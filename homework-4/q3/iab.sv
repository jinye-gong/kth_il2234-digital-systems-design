==> flow/design.v <==
module iab #(parameter input_width = 64,
               parameter output_width = 8)
               (input logic clk,
                input logic rst_n,
                input logic readyA,
                input logic gntIAB,
                input logic acceptedI,
                input logic [input_width-1:0] dataA,
                output logic [output_width-1:0] dataOut,
                output logic acceptedA,
                output logic reqIAB);
  logic [2:0] byte_idx;    
  logic       bus_oe;      
  logic       readyI;      
  logic       shared_oe;
  iab_ctrl u_ctrl (
    .clk       (clk),
    .rst_n     (rst_n),
    .readyA    (readyA),
    .acceptedA (acceptedA),
    .reqIAB    (reqIAB),
    .gntIAB    (gntIAB),
    .readyI    (readyI),
    .acceptedI (acceptedI),
    .bus_oe    (bus_oe),
    .byte_idx  (byte_idx)
  );
  iab_datapath DUT (
    .clk       (clk),
    .rst_n     (rst_n),
    .dataA     (dataA),
    .load64    (acceptedA),    
    .sel_idx   (byte_idx),     
    .bus_oe    (bus_oe),       
    .shared_do (dataOut),      
    .shared_oe (shared_oe)     
  );
endmodule
module iab_ctrl (
  input  logic clk,
  input  logic rst_n,
  input  logic readyA,        
  output logic acceptedA,     
  output logic reqIAB,        
  input  logic gntIAB,        
  output logic readyI,        
  input  logic acceptedI,     
  output logic bus_oe,        
  output logic [2:0] byte_idx
);
  typedef enum logic [2:0] {
    S_IDLE,        
    S_ACCEPT_A,    
    S_REQ_BUS,     
    S_BURST,       
    S_DONE         
  } state_t;
  state_t st, nst;
  logic [2:0] cnt;
  logic       last;           
  assign last     = (cnt == 3'd7);
  assign byte_idx = cnt;
  always_ff @(posedge clk or negedge rst_n) begin
    if (!rst_n) begin
      st  <= S_IDLE;
      cnt <= 3'd0;
    end else begin
      st <= nst;
      if (st == S_BURST && acceptedI) begin
        if (!last) cnt <= cnt + 3'd1;
        else       cnt <= 3'd0;   
      end
      if (st == S_REQ_BUS && nst != S_BURST) begin
        cnt <= 3'd0;
      end
    end
  end
  always_comb begin
    nst = st;
    unique case (st)
      S_IDLE: begin
        if (readyA) nst = S_ACCEPT_A;
      end
      S_ACCEPT_A: begin
        nst = S_REQ_BUS;
      end
      S_REQ_BUS: begin
        if (gntIAB) nst = S_BURST;
      end
      S_BURST: begin
        if (acceptedI && last) nst = S_DONE;
        else if (!gntIAB)      nst = S_REQ_BUS;
      end
      S_DONE: begin
        nst = S_IDLE;
      end
      default: nst = S_IDLE;
    endcase
  end
  always_comb begin
    acceptedA = 1'b0;
    reqIAB    = 1'b0;
    readyI    = 1'b0;
    bus_oe    = 1'b0;
    unique case (st)
      S_IDLE: begin
      end
      S_ACCEPT_A: begin
        acceptedA = 1'b1;
      end
      S_REQ_BUS: begin
        reqIAB = 1'b1;
      end
      S_BURST: begin
        reqIAB = 1'b1;          
        bus_oe = gntIAB;        
        readyI = gntIAB;        
      end
      S_DONE: begin
      end
    endcase
  end
endmodule
module iab_datapath #(parameter bit LITTLE_ENDIAN = 1'b1
)(
  input  logic        clk,
  input  logic        rst_n,
  input  logic [63:0] dataA,
  input  logic        load64,      
  input  logic [2:0]  sel_idx,     
  input  logic        bus_oe,      
  output logic [7:0]  shared_do,   
  output logic        shared_oe 
);
  logic [63:0] buf64;
  always_ff @(posedge clk or negedge rst_n) begin
    if (!rst_n) begin
      buf64 <= 64'h0;
    end else if (load64) begin
      buf64 <= dataA;
    end
  end
  logic [7:0] byte_sel;
  always_comb begin
    if(bus_oe == 1'b0) begin
      byte_sel = 8'hzz;  
    end else
    if (LITTLE_ENDIAN) begin
      unique case (sel_idx)
        3'd0: byte_sel = buf64[ 7: 0];
        3'd1: byte_sel = buf64[15: 8];
        3'd2: byte_sel = buf64[23:16];
        3'd3: byte_sel = buf64[31:24];
        3'd4: byte_sel = buf64[39:32];
        3'd5: byte_sel = buf64[47:40];
        3'd6: byte_sel = buf64[55:48];
        default: byte_sel = buf64[63:56];
      endcase
    end else begin
      unique case (sel_idx)
        3'd0: byte_sel = buf64[63:56];
        3'd1: byte_sel = buf64[55:48];
        3'd2: byte_sel = buf64[47:40];
        3'd3: byte_sel = buf64[39:32];
        3'd4: byte_sel = buf64[31:24];
        3'd5: byte_sel = buf64[23:16];
        3'd6: byte_sel = buf64[15: 8];
        default: byte_sel = buf64[ 7: 0];
      endcase
    end
  end
  assign shared_do = byte_sel;
  assign shared_oe = (bus_oe==1'b1) ? 1'b1 : 1'b0;
endmodule
# --- From RTL to reports: iab ---
# What the tools print for iab, step after step.
# Lines are those of the file above, counted from 1.
# Cell names lack the library's common part.
setup:
  top: "iab"
  clock_port: "clk"
  library: "sky130hd"
  lib_corner: "tt_025C_1v80"

# --- After elaboration ---
# Counts by Yosys on the flattened word-level netlist (proc, flatten, opt, wreduce; memories kept). Register bits leave out memories and registers merged into their read ports (data or address). Print and check cells are left out. Cells with the same type and inputs are merged into one.
classes:
  add_sub_neg: 1
  n_mul: 0
  div_mod_pow: 0
  cmp: 0
  equal: 12
  n_shift: 0
  n_mux: 13
  bitwise: 0
  reduce_logical: 10
op_table:
  columns: ["operator", "count"]
  rows:
  - ["8-bit parallel mux with 7-bit select", 1]
  - ["3-bit 2-to-1 mux", 7]
  - ["3-bit == test (second input constant)", 5]
  - ["3-bit by 2-bit == test with 1-bit output (second input constant)", 4]
  - ["3-bit parallel mux with 4-bit select", 1]
  - ["4-bit OR reduction", 2]
  - ["8-bit 2-to-1 mux", 1]
  - ["3-bit by 1-bit == test with 1-bit output (second input constant)", 2]
  - ["3-bit zero test", 2]
  - ["1-bit parallel mux with 2-bit select", 3]
  - ["1-bit logical AND", 3]
  - ["3-bit by 1-bit adder with 3-bit output (second input constant)", 1]
  - ["3-bit by 2-bit != test with 1-bit output (second input constant)", 1]
  - ["3-bit OR reduction", 1]
  - ["2-bit nonzero test", 1]
  - ["2-bit OR reduction", 1]
bits:
  register_bits: 70
  latch_bits: 0
  ram_bits: 0
  rom_bits: 0
  clocked_rd_ports_x_width: 0
  mem_count: 0
  output_inout_bits: 10

# --- Logic depth ---
# Longest topological path by Yosys (ltp), each cell counted once; first at word level (registers and memories cut), then after technology mapping (sequential cells cut; the memories' decode and read muxes count).
logic_depth:
  depth_word: 7
  abc_area: 0
  ltp_mapped: 9

# --- Netlist ---
# The flow's flattened synthesis, as Yosys stat reports it; memories are mapped. The netlist is that of the ABC_AREA named above (0 if unset); the other value can give another one.
mapped:
  mapped_cells: 252
  yosys_area_mm2: 0.0033069
  seqArea_mm2: 0.001803
  ff_cells: 72
  buffers: 18
by_type:
  columns: ["type", "count", "type_area_um2"]
  rows:
  - ["dfrtp_1", 71, 1.78E+03]
  - ["mux2_1", 49, 551.779]
  - ["mux2_2", 15, 168.912]
  - ["buf_6", 7, 78.826]
  - ["ha_1", 6, 75.072]
  - ["a21oi_1", 13, 65.062]
  - ["a22o_1", 7, 61.309]
  - ["nand2_1", 16, 60.058]
  - ["a22oi_1", 7, 52.55]
  - ["a221oi_1", 4, 35.034]
  - ["buf_2", 7, 35.034]
  - ["a31oi_1", 5, 31.28]
  - ["a32oi_1", 3, 26.275]
  - ["dfstp_2", 1, 26.275]
  - ["nor2_1", 7, 26.275]
  - ["a221o_1", 2, 20.019]
  - ["o21ai_0", 4, 20.019]
  - ["o32a_1", 2, 20.019]
# Not listed: further types 20, cells in them 26.
# The figures by module come from a second, unflattened synthesis with its own total; it is not the netlist above.
hier_totals:
  hier_cells: 252
  area_unflattened_mm2: 0.0033294
# Each row is one instance without its submodules.
modules:
  columns: ["mod", "instances", "cells", "area_mm2", "mod_seq_area_mm2"]
  rows:
  - ["iab_datapath", 1, 218, 0.0029391, 0.0016015]
  - ["iab_ctrl", 1, 34, 0.0003904, 0.0002014]
  - ["iab", 1, 0, 0, 0]

# --- Worst setup path after synthesis ---
# OpenSTA on the mapped netlist: ideal clock, no wires. The path of least setup slack (recovery checks aside). Input and output delay are each 20% of the period. Register names are those of the netlist, which keeps one name where synthesis merged equal registers.
synth_timing:
  path_type: "register to output"
  from: "register u_ctrl.cnt[2]"
  to: "output dataOut[1]"
  clock_period_ns: 3.26
  out_delay_ns: 0.652
  launch_ns: 0.000
  t_arrival_ns: 2.015
  required_time_ns: 2.608
  path_slack_ns: 0.593
  path_delay_ns: 2.015
  driving_pins: 10
  synth_period_reached_ns: 2.667
# "path_delay_ns" is the arrival time less input delay plus setup time.
# A path that ends at an output port has no setup time.
# "driving_pins": output pins that drive a net of the path, with the launching flip-flop's if there is one; two outputs of one cell count as two.
# "synth_period_reached_ns" = period - worst setup slack (recovery checks aside). The figure is calculated, with input and output delays left at 20% of the set period.
# Between the ends stands the longest chain of elaborated cells between them, by number of cells; it is not shown to be the way that was timed. Of several equally long chains one is given.
# A line is the first line of the expression or statement that the cell stems from. Yosys adds cells for indexed reads and writes and turns some case tables into memories.
# A register here has more assigning lines than the two given.
synth_between:
  path_cell_list: "dfrtp_1 > buf_2 > buf_1 > inv_1 > ha_1 > buf_2 > or4_4 > buf_6 > o211ai_2 > o22a_1"
  elab_chain_cells: 3
  cone_cells: 9
  cone_lines: 2
  classes_between: "eq/ne (6); mux (2); reduce/logical (1)"
synth_lines:
  columns: ["item", "line", "rtl"]
  rows:
  - ["start, declared", 59, "logic [2:0] cnt;"]
  - ["start, assigned", 66, "cnt <= 3'd0;"]
  - ["start, assigned", 70, "if (!last) cnt <= cnt + 3'd1;"]
  - ["3-bit == test", 149, "unique case (sel_idx)"]
  - ["8-bit parallel mux with 7-bit select", 149, null]
  - ["8-bit 2-to-1 mux", 145, "if(bus_oe == 1'b0) begin"]
  - ["end, declared", 9, "output logic [output_width-1:0] dataOut,"]

# --- Timing after layout ---
# From the final timing report of record 1: the path of least setup slack in the routed layout; clock arrival at registers is part of the times.
layout_timing:
  path_type: "register to output"
  from: "register u_ctrl.cnt[1]"
  to: "output dataOut[5]"
  clock_period_ns: 2.72
  out_delay_ns: 0.54
  launch_ns: 0.34
  t_arrival_ns: 2.15
  required_time_ns: 2.18
  path_slack_ns: 0.02
  driving_pins: 8
# Between the ends stands the longest chain of elaborated cells between them, by number of cells; it is not shown to be the way that was timed. Of several equally long chains one is given.
# A register here has more assigning lines than the two given.
layout_between:
  path_cell_list: "dfrtp_1 > ha_2 > ha_4 > or4_4 > buf_6 > nand2_2 > o32a_1 > buf_2"
  elab_chain_cells: 3
  cone_cells: 9
  cone_lines: 2
  classes_between: "eq/ne (6); mux (2); reduce/logical (1)"
layout_lines:
  columns: ["item", "line", "rtl"]
  rows:
  - ["start, declared", 59, "logic [2:0] cnt;"]
  - ["start, assigned", 66, "cnt <= 3'd0;"]
  - ["start, assigned", 70, "if (!last) cnt <= cnt + 3'd1;"]
  - ["3-bit == test", 149, "unique case (sel_idx)"]
  - ["8-bit parallel mux with 7-bit select", 149, null]
  - ["8-bit 2-to-1 mux", 145, "if(bus_oe == 1'b0) begin"]
  - ["end, declared", 9, "output logic [output_width-1:0] dataOut,"]

--- measured runs ---
Module iab, platform sky130hd: 2 stored runs of the flow (Yosys, OpenROAD) with differing settings, in no particular order. Input and output delays are each 20% of the period that was set; the output load is 0.01 pF.
"worst_setup_path_time_ns" = time allowed to the worst setup path (clock period - input delay - output delay, where it has them) - its slack; a late launch clock adds to it, a late capture clock takes from it.
By "power.total_uw" is meant OpenSTA's value without simulated activity: inputs other than the clock are taken to toggle once in ten clock periods, and the tool carries that through the logic.

--- record 1 ---
==> flow/run.sh <==
#!/bin/bash
# the make line also repeats the synthesis and layout settings of config.mk as NAME=value (left out here)
make -C /OpenROAD-flow-scripts/flow DESIGN_CONFIG=/design/flow/config.mk WORK_HOME=/design/flow/orfs CLKGATE_MAP_FILE= finish
==> flow/config.mk <==
export PLATFORM = sky130hd
export DESIGN_NAME = iab
export DESIGN_NICKNAME = iab
export VERILOG_FILES = /design/flow/design.v
export SDC_FILE = /design/flow/constraint.sdc
export NUM_CORES = 4
export LEC_CHECK = 0
export CAP_MARGIN = 20
export CORE_MARGIN = 2
export CORE_UTILIZATION = 40
export SETUP_SLACK_MARGIN = 0.7
export SLEW_MARGIN = 20
==> flow/constraint.sdc <==
create_clock -name core_clock -period 2.72 [get_ports {clk}]
set_input_delay 0.5440 -clock core_clock [delete_from_list [all_inputs] [get_ports {clk}]]
set_output_delay 0.5440 -clock core_clock [all_outputs]
set_load 0.01 [all_outputs]

==> results, as YAML <==
results:
  final_setup_ws_ns: 0.023
  worst_setup_path_time_ns: 2.15
  worstPathKind: "register to output"
  power.total_uw: 2027
  total_die_area_mm2: 0.0090108
  timing.setup.tns_ns: 0.000
  synth_area_mm2: 0.0033069
  finalCellArea_mm2: 0.004468

--- record 2 ---
==> flow/run.sh <==
#!/bin/bash
# the make line also repeats the synthesis and layout settings of config.mk as NAME=value (left out here)
make -C /OpenROAD-flow-scripts/flow DESIGN_CONFIG=/design/flow/config.mk WORK_HOME=/design/flow/orfs CLKGATE_MAP_FILE= finish
==> flow/config.mk <==
export PLATFORM = sky130hd
export DESIGN_NAME = iab
export DESIGN_NICKNAME = iab
export VERILOG_FILES = /design/flow/design.v
export SDC_FILE = /design/flow/constraint.sdc
export NUM_CORES = 4
export LEC_CHECK = 0
export CAP_MARGIN = 20
export CELL_PAD_IN_SITES_DETAIL_PLACEMENT = 0
export CORE_MARGIN = 10
export CORE_UTILIZATION = 59
export CTS_CLUSTER_SIZE = 41
export GPL_TIMING_DRIVEN = 0
export MIN_ROUTING_LAYER = met2
export SETUP_SLACK_MARGIN = 0.3
export SLEW_MARGIN = 20
==> flow/constraint.sdc <==
create_clock -name core_clock -period 1.93 [get_ports {clk}]
set_input_delay 0.3860 -clock core_clock [delete_from_list [all_inputs] [get_ports {clk}]]
set_output_delay 0.3860 -clock core_clock [all_outputs]
set_load 0.01 [all_outputs]

==> results, as YAML <==
outcome: "did not finish, routing stopped with DPL-0038"
--- end ---
