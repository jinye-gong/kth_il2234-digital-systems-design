==> flow/design.v <==
module ow_ctrl (
    input  logic clk, rst_n,
    input  logic imc_ready,          
    input  logic startTransmit,
    output logic outAvail,
    output logic request,
    input  logic grant,
    output logic outReady,
    input  logic outAccepted,
    output logic        we_latch,
    output logic [1:0]  send_idx
);
    typedef enum logic [2:0] {S_IDLE, S_AVAIL, S_ARB, S_S0, S_S1, S_S2, S_S3} state_e;
    state_e s, ns;
    logic ready_d;
always_ff @(posedge clk or negedge rst_n) begin
    if (!rst_n) ready_d <= 1'b0;
    else        ready_d <= imc_ready;
end
wire ready_edge = imc_ready & ~ready_d;
always_ff @(posedge clk or negedge rst_n) begin
    if (!rst_n) s <= S_IDLE;
    else        s <= ns;
end
always_comb begin
    ns = s;
    outAvail = 1'b0; request=1'b0; outReady=1'b0;
    we_latch = 1'b0; send_idx = 2'd0;
    unique case (s)
    S_IDLE: begin
        if (ready_edge) begin
            we_latch = 1'b1;     
            ns = S_AVAIL;
        end
    end
    S_AVAIL: begin
        outAvail = 1'b1;       
        ns = startTransmit ? S_ARB : S_AVAIL;
    end
    S_ARB: begin
        outAvail = 1'b1; request=1'b1;
        ns = grant ? S_S0 : S_ARB;
    end
    S_S0: begin outAvail=1; request=1; outReady=1; send_idx=2'd0; ns = outAccepted ? S_S1 : S_S0; end
    S_S1: begin outAvail=1; request=1; outReady=1; send_idx=2'd1; ns = outAccepted ? S_S2 : S_S1; end
    S_S2: begin outAvail=1; request=1; outReady=1; send_idx=2'd2; ns = outAccepted ? S_S3 : S_S2; end
    S_S3: begin outAvail=1; request=1; outReady=1; send_idx=2'd3; ns = outAccepted ? S_IDLE : S_S3; end
    default: ns = S_IDLE;
    endcase
end
endmodule
module ow_datapath (
input  logic        clk, rst_n,
input  logic [15:0] a_in, b_in, c_in, d_in,
input  logic        we_latch,         
input  logic [1:0]  send_idx,
output logic [15:0] dataOut
);
logic [15:0] q[0:3];
always_ff @(posedge clk or negedge rst_n) begin
    if (!rst_n) begin q[0]<='0; q[1]<='0; q[2]<='0; q[3]<='0; end
    else if (we_latch) begin
    q[0] <= a_in; q[1] <= b_in; q[2] <= c_in; q[3] <= d_in;
    end
end
always_comb begin
    unique case (send_idx)
    2'd0: dataOut = q[0];
    2'd1: dataOut = q[1];
    2'd2: dataOut = q[2];
    default: dataOut = q[3];
    endcase
end
endmodule
module ow_top (
    input  logic        clk, rst_n,
    input  logic        imc_ready,
    input  logic [15:0] a_in, b_in, c_in, d_in,
    input  logic        startTransmit,
    output logic        outAvail,
    output logic        request,
    input  logic        grant,
    output logic [15:0] dataOut,
    output logic        outReady,
    input  logic        outAccepted
);
    logic        we_latch;
    logic [1:0]  send_idx;
    ow_ctrl     CTRL(.clk, .rst_n, .imc_ready, .startTransmit, .outAvail,
                    .request, .grant, .outReady, .outAccepted, .we_latch, .send_idx);
    ow_datapath DP  (.clk, .rst_n, .a_in, .b_in, .c_in, .d_in, .we_latch, .send_idx, .dataOut);
endmodule
==> Step by step through the tools: ow_top <==
Tool output for the design above, in the order of the flow.
Line numbers count from 1 in the design file above.
Operators carry their Yosys type and port widths (W data, S select, Z words).
Cell names lack the library's common part.
{ "setup": {"top": "ow_top", "clock_port": "clk", "cell_library": "sky130hd", "lib_corner": "tt_025C_1v80"} }

==> Elaborated design <==
Source: Yosys, flattened and elaborated. Widths are those after wreduce. Registers that Yosys merges into a memory's read port (data or address) are not register bits. Print and check cells do not count. Equal cells are merged and count once.
{ "word_totals": {"ff_bits": 68, "inputBits": 70, "output_inout_bits": 19} }
{ "classes": {"equal": 9, "n_mux": 15, "bitwise": 2, "reduce_and_logical": 5} }
{ "op_table": {"columns": ["operator", "n"], "rows": [
  ["$pmux W16 S3", 1],
  ["$pmux W3 S7", 1],
  ["$eq A3 B3 Y1 const B", 3],
  ["$mux W3", 3],
  ["$mux W1", 7],
  ["$eq A3 B2 Y1 const B", 2],
  ["$reduce_or A6 Y1", 1],
  ["$pmux W2 S3", 1],
  ["$reduce_or A5 Y1", 1],
  ["$reduce_or A4 Y1", 1],
  ["$mux W2", 2],
  ["$eq A3 B1 Y1 const B", 1],
  ["$logic_not A3 Y1", 1],
  ["$eq A2 B1 Y1 const B", 1],
  ["$ne A2 B1 Y1 const B", 1],
  ["$eq A2 B2 Y1 const B", 1],
  ["$logic_not A2 Y1", 1],
  ["$and A1 B1 Y1", 1],
  ["$not A1 Y1", 1]
]} }

==> Depth <==
Depth = most cells in a row (Yosys ltp): at word level without a register or memory, in the mapped netlist without a sequential cell, where the memories' decode and read muxes count.
{ "depth": {"word_depth": 4, "ABC_AREA": 0, "ltp_mapped": 4} }

==> Netlist <==
Source: synth_stat.txt of the flow (Yosys; design flattened, memories mapped). It holds for the ABC_AREA given above (unset counts as 0); a run with the other value may have another netlist.
Totals and module areas in this step are rounded.
{ "by_type": {"columns": ["cell", "n"], "rows": [
  ["dfrtp_1", 71],
  ["mux2_2", 67],
  ["mux2i_1", 16],
  ["a221oi_1", 16],
  ["nor4b_1", 16],
  ["inv_1", 19],
  ["buf_2", 11],
  ["dfstp_2", 1],
  ["clkbuf_1", 4],
  ["o21ai_0", 3],
  ["nand2b_1", 2],
  ["buf_6", 1],
  ["or4_4", 1],
  ["a22o_1", 1],
  ["a21o_1", 1],
  ["nand2_1", 2],
  ["nand3b_1", 1],
  ["or3_1", 1]
]} }
Not listed: further types 2, cells in them 2.
{ "mapped": {"mapped_cells": 236, "area_um2": 3230, "seqArea_um2": 1800, "ff_cells": 72, "buf_cells": 17} }
By module: a second synthesis without flattening, with its own total; a netlist apart from the flattened one above.
{ "unflattened": {"hier_cells": 182, "hier_area_um2": 3110} }
Rows give one instance, submodules left out.
{ "modules": {"columns": ["module", "n_inst", "cells", "area_um2", "seq_area_um2"], "rows": [
  ["ow_datapath", 1, 155, 2780, 1600],
  ["ow_ctrl", 1, 27, 332, 201],
  ["ow_top", 1, 0, 0.0, 0.0]
]} }

==> Timing after synthesis <==
Source: OpenSTA report_checks on the synthesized netlist (no wires, ideal clock, input and output delay 20% of the period each), path of least setup slack; recovery checks are left aside. Register names are those of the netlist, which keeps one name where synthesis merged equal registers.
{ "synth_path": {"kind": "register to output", "startpoint": "register (name not given)", "endpoint": "output outAvail", "clock_period_ps": 4050, "output_delay_ps": 810, "arrival_time_ps": 1386, "path_slack_ps": 1854, "path_delay_ps": 1386, "stages": 4, "n_path_buf": 1, "synth_period_reached_ps": 2196} }
"path_delay_ps" = arrival - input delay + setup time.
At an output port there is no setup time.
"stages": output pins that drive a net of the path, with the launching flip-flop's if there is one; two outputs of one cell count as two.
"synth_period_reached_ps" = period - worst setup slack (recovery checks aside). The figure is calculated, with input and output delays left at 20% of the set period.
{ "synth_between": {"path_cell_list": "dfrtp_1 > buf_6 > or4_4 > or3_1"} }
{ "synth_lines": {"columns": ["item", "line", "text"], "rows": [
  ["end: declaration", 80, "output logic        outAvail,"]
]} }
No chain of elaborated cells between the ends is given.

# Flow runs of ow_top

ow_top: 2 stored runs of the Yosys and OpenROAD flow on sky130hd. The settings differ; the order carries no meaning. The constraints put input and output delay at 20% of the set period each and load the outputs with 0.01 pF.
[
  {
    "run": "entry A",
    "settings": { "period_ns": 1.35, "CORE_UTILIZATION": 64, "SETUP_SLACK_MARGIN": -0.08, "PLACE_DENSITY_LB_ADDON": 0.23, "CORE_ASPECT_RATIO": 0.6, "CELL_PAD_IN_SITES_GLOBAL_PLACEMENT": 3, "ABC_AREA": 0, "CAP_MARGIN": 35, "SLEW_MARGIN": 0, "MAX_ROUTING_LAYER": "met4", "CORE_MARGIN": 2 },
    "outcome": "not finished: placement ended with error FLW-0024"
  },
  {
    "run": "entry B",
    "settings": { "period_ns": 2.5, "CORE_UTILIZATION": 48, "CELL_PAD_IN_SITES_GLOBAL_PLACEMENT": 2, "TNS_END_PERCENT": 60, "ABC_AREA": 1, "GPL_ROUTABILITY_DRIVEN": 1, "CTS_CLUSTER_DIAMETER": 238, "MIN_ROUTING_LAYER": "met2", "CAP_MARGIN": 20, "CORE_MARGIN": 2, "SLEW_MARGIN": 20 },
    "outcome": "not finished: placement ended with error GPL-0301"
  }
]
