==> flow/design.v <==
module iw_ctrl (
  input  logic clk, rst_n,
  input  logic dataReady,     
  output logic dataAccept,     
  input  logic imc_ready,     
  output logic imc_start,      
  output logic we_a, we_b, we_c, we_d
);
  typedef enum logic [1:0] {S_IDLE, S_COLLECT, S_LAUNCH} state_e;
  state_e s, ns;
  logic [1:0] idx, idx_n;
  logic sample_en;
  always_ff @(posedge clk or negedge rst_n) begin
    if (!rst_n) begin
      s   <= S_IDLE;
      idx <= 2'd0;
    end else begin
      s   <= ns;
      idx <= idx_n;
    end
  end
  always_comb begin
    ns = s;
    dataAccept = 1'b0;
    imc_start  = 1'b0;
    we_a = 1'b0; we_b = 1'b0; we_c = 1'b0; we_d = 1'b0;
    sample_en  = dataReady & (s==S_IDLE || s==S_COLLECT);
    idx_n = idx;
    unique case (s)
      S_IDLE: begin
        dataAccept = 1'b1;
        if (sample_en) begin
          we_a  = 1'b1;     
          idx_n = 2'd1;
          ns    = S_COLLECT;
        end
      end
      S_COLLECT: begin
        dataAccept = 1'b1;
        if (sample_en) begin
          unique case (idx)
            2'd1: begin we_b=1'b1; idx_n=2'd2; end
            2'd2: begin we_c=1'b1; idx_n=2'd3; end
            2'd3: begin we_d=1'b1; idx_n=2'd0; ns=S_LAUNCH; end 
            default: ;
          endcase
        end
      end
      S_LAUNCH: begin
        imc_start = 1'b1;
        ns        = S_IDLE;
      end
    endcase
  end
endmodule
module iw_datapath (
    input  logic        clk, rst_n,
    input  logic [15:0] dataIn,
    input  logic        we_a, we_b, we_c, we_d,
    output logic [15:0] a, b, c, d
);
always_ff @(posedge clk or negedge rst_n) begin
    if (!rst_n) begin a<='0; b<='0; c<='0; d<='0; end
    else begin
        if (we_a) a <= dataIn;
        if (we_b) b <= dataIn;
        if (we_c) c <= dataIn;
        if (we_d) d <= dataIn;
    end
end
endmodule
module iw_top (
    input  logic        clk, rst_n,
    input  logic        dataReady,
    input  logic [15:0] dataIn,
    output logic        dataAccept,
    input  logic        imc_ready,
    output logic        imc_start,
    output logic [15:0] a, b, c, d
);
    logic we_a, we_b, we_c, we_d;
    iw_ctrl     CTRL(.clk, .rst_n, .dataReady, .dataAccept,
                    .imc_ready, .imc_start, .we_a, .we_b, .we_c, .we_d);
    iw_datapath DP  (.clk, .rst_n, .dataIn, .we_a, .we_b, .we_c, .we_d, .a, .b, .c, .d);
endmodule
* Reports on iw_top *
The steps from the RTL of iw_top to its reports follow in flow order.
Line numbers count from 1 in the design file above.
Library cell names are shortened.
Not given: n/a

design
  top module = iw_top
  clock = clk
  cell library = sky130hd
  timing corner = tt_025C_1v80

* Word level *
Source: Yosys, flattened and elaborated, memories not mapped. Widths are those after wreduce. Registers that Yosys merges into a memory's read port (data or address) are not register bits. Print and check cells do not count. Equal cells are merged and count once.

word-level totals
  flip-flop bits (word level) = 68
  input port bits = 20
  output and inout port bits = 66
  word-level cells = 44

cells by class
  equal/unequal tests = 9
  mux-type cells = 20
  bitwise operators = 2
  reduce/logical cells = 7

operator list
  operator                                      count
  case mux 2 bit (select 3 bit)                 2
  case mux 1 bit (select 2 bit)                 6
  2-to-1 mux 2 bit                              4
  2-to-1 mux 1 bit                              7
  equality test 2 bit with constant B           3
  != test 2 bit with constant B                 3
  OR reduction 2 bit                            3
  equality test 2 x 1 -> 1 bit with constant B  2
  != test 4 bit with constant B                 1
  AND reduction 4 bit                           1
  case mux 2 bit (select 2 bit)                 1
  AND reduction 3 bit                           1
  zero test 2 bit                               1
  bitwise AND 1 bit                             1
  logical OR 1 bit                              1
  NOT 1 bit                                     1

* Longest topological paths *
Depth = most cells in a row (Yosys ltp): at word level without a register or memory, in the mapped netlist without a sequential cell, where the memories' decode and read muxes count.

logic depth
  depth in word-level cells = 5
  ABC_AREA = 1
  gate-level depth with buffers = 6
  gate-level depth less buffers = 5

* Mapped cells and area *
Source: synth_stat.txt of the flow (Yosys; design flattened, memories mapped). It holds for the ABC_AREA given above (unset counts as 0); a run with the other value may have another netlist.
The area totals of this step are shown rounded.

cell types
  cell     count
  dfrtp_1  69
  nand2_1  139
  nand3_1  66
  nor2_4   4
  buf_4    5
  buf_6    3
  inv_1    9
  nand2_4  3
  buf_2    6
  dfstp_2  1
  o21ai_0  2
  nand2_2  1
  nor2_2   1
  inv_2    1

mapped netlist
  standard cells after synthesis = 310
  cell area after synthesis = 2800 µm²
  flip-flop cells = 70
  buffer cells = 14

* Path before layout *
OpenSTA on the mapped netlist: ideal clock, no wires. The path of least setup slack (recovery checks aside). Input and output delay are each 20% of the period. Register names are those of the netlist, which keeps one name where synthesis merged equal registers.

path post-synthesis
  path kind = register to register
  start point = reg CTRL.s
  end point = reg DP.a[10]
  period = 1.88 ns
  library setup time = 0.117 ns
  data arrival time = 1.147 ns
  slack = 0.617 ns
  delay of the path = 1.264 ns
  driving pins on the path = 6
  buffers on the path = 1
  period reached after synthesis = 1.263 ns

"delay of the path" is the arrival time less input delay plus setup time.
"driving pins on the path": output pins that drive a net of the path, with the launching flip-flop's if there is one; two outputs of one cell count as two.
"period reached after synthesis" = period - worst setup slack (recovery checks aside). The figure is calculated, with input and output delays left at 20% of the set period.
An end named without its bit number is one bit of that signal or, where synthesis recoded a state register, one of its new flip-flops.

on the way, post-synthesis
  cells stage by stage = dfrtp_1 -> nor2_2 -> nand2_1 -> buf_2 -> nand2_1 -> nand2_1

RTL lines, path post-synthesis
  what             RTL line  RTL
  start, declared  10        state_e s, ns;
  start, assigned  15        s   <= S_IDLE;
  start, assigned  18        s   <= ns;
  end, assigned    63        if (!rst_n) begin a<='0; b<='0; c<='0; d<='0; end
  end, assigned    65        if (we_a) a <= dataIn;
  end, declared    60        output logic [15:0] a, b, c, d

No chain of elaborated cells between the ends is given.

* Timing after layout *
Path of least setup slack in the final report of entry A (OpenROAD, finished layout, wires in). Where an end is a register, its clock arrival counts in the times.

path after layout
  path kind = register to register
  start point = reg CTRL.s
  end point = reg DP.c[14]
  period = 0.921 ns
  library setup time = 0.12 ns
  data arrival time = 1.55 ns
  slack = -0.40 ns
  driving pins on the path = 7
  buffers on the path = 2

An end named without its bit number is one bit of that signal or, where synthesis recoded a state register, one of its new flip-flops.

on the way, after layout
  cells stage by stage = dfrtp_2 -> buf_6 -> nor2_4 -> clkbuf_16 -> nand2_8 -> nand2_2 -> nand2_1

RTL lines, path after layout
  what             RTL line  RTL
  start, declared  10        state_e s, ns;
  start, assigned  15        s   <= S_IDLE;
  start, assigned  18        s   <= ns;
  end, assigned    63        if (!rst_n) begin a<='0; b<='0; c<='0; d<='0; end
  end, assigned    67        if (we_c) c <= dataIn;
  end, declared    60        output logic [15:0] a, b, c, d

No chain of elaborated cells between the ends is given.

Data sheet: physical implementation of iw_top

Top module iw_top; platform sky130hd; tools Yosys and OpenROAD; 2 stored runs in no particular order. Input and output delays are each 20% of the period that was set; the output load is 0.01 pF.
"period achieved" = clock period - worst setup slack. The figure is calculated, with input and output delays left at 20% of the set period.
"worst path time" means the part of the period allowed to the worst setup path (the constraints hold back 20% at inputs and 20% at outputs) less its slack; where the path has registers, the arrival times of their clocks count too.
"power consumption": no workload was simulated; the value follows from the tool's default switching activity.
Measured values are rounded.
A setting shown as n/a is not set for that run.
Results: n/a = not shown.

setting or result                             entry A               entry B
period_ns                                     0.921                 1.62
CORE_UTILIZATION                              45                    62
CORE_MARGIN                                   6                     8
ABC_AREA                                      1                     1
CTS_CLUSTER_SIZE                              93                    n/a
CTS_CLUSTER_DIAMETER                          145                   n/a
CAP_MARGIN                                    10                    20
SLEW_MARGIN                                   20                    10
CORE_ASPECT_RATIO                             n/a                   1.03
CELL_PAD_IN_SITES_GLOBAL_PLACEMENT            n/a                   2
CELL_PAD_IN_SITES_DETAIL_PLACEMENT            n/a                   1
TNS_END_PERCENT                               n/a                   15
MIN_ROUTING_LAYER                             n/a                   met1
MAX_ROUTING_LAYER                             n/a                   met4
post-synthesis cell area (µm²)                2800                  n/a
die area (µm²)                                8400                  n/a
standard-cell area of the final layout (µm²)  5000                  n/a
utilization in the final report (%)           83                    n/a
worst setup slack after layout (ns)           -0.40                 n/a
sum of negative setup slack (ns)              -34                   n/a
lowest hold slack (ns)                        0.35                  n/a
power consumption (uW)                        8900                  n/a
period achieved (ns)                          1.325                 n/a
worst path time (ns)                          1.33                  n/a
worst setup path type                         register to register  n/a

Entry B: no results, placement failed with GPL-0301
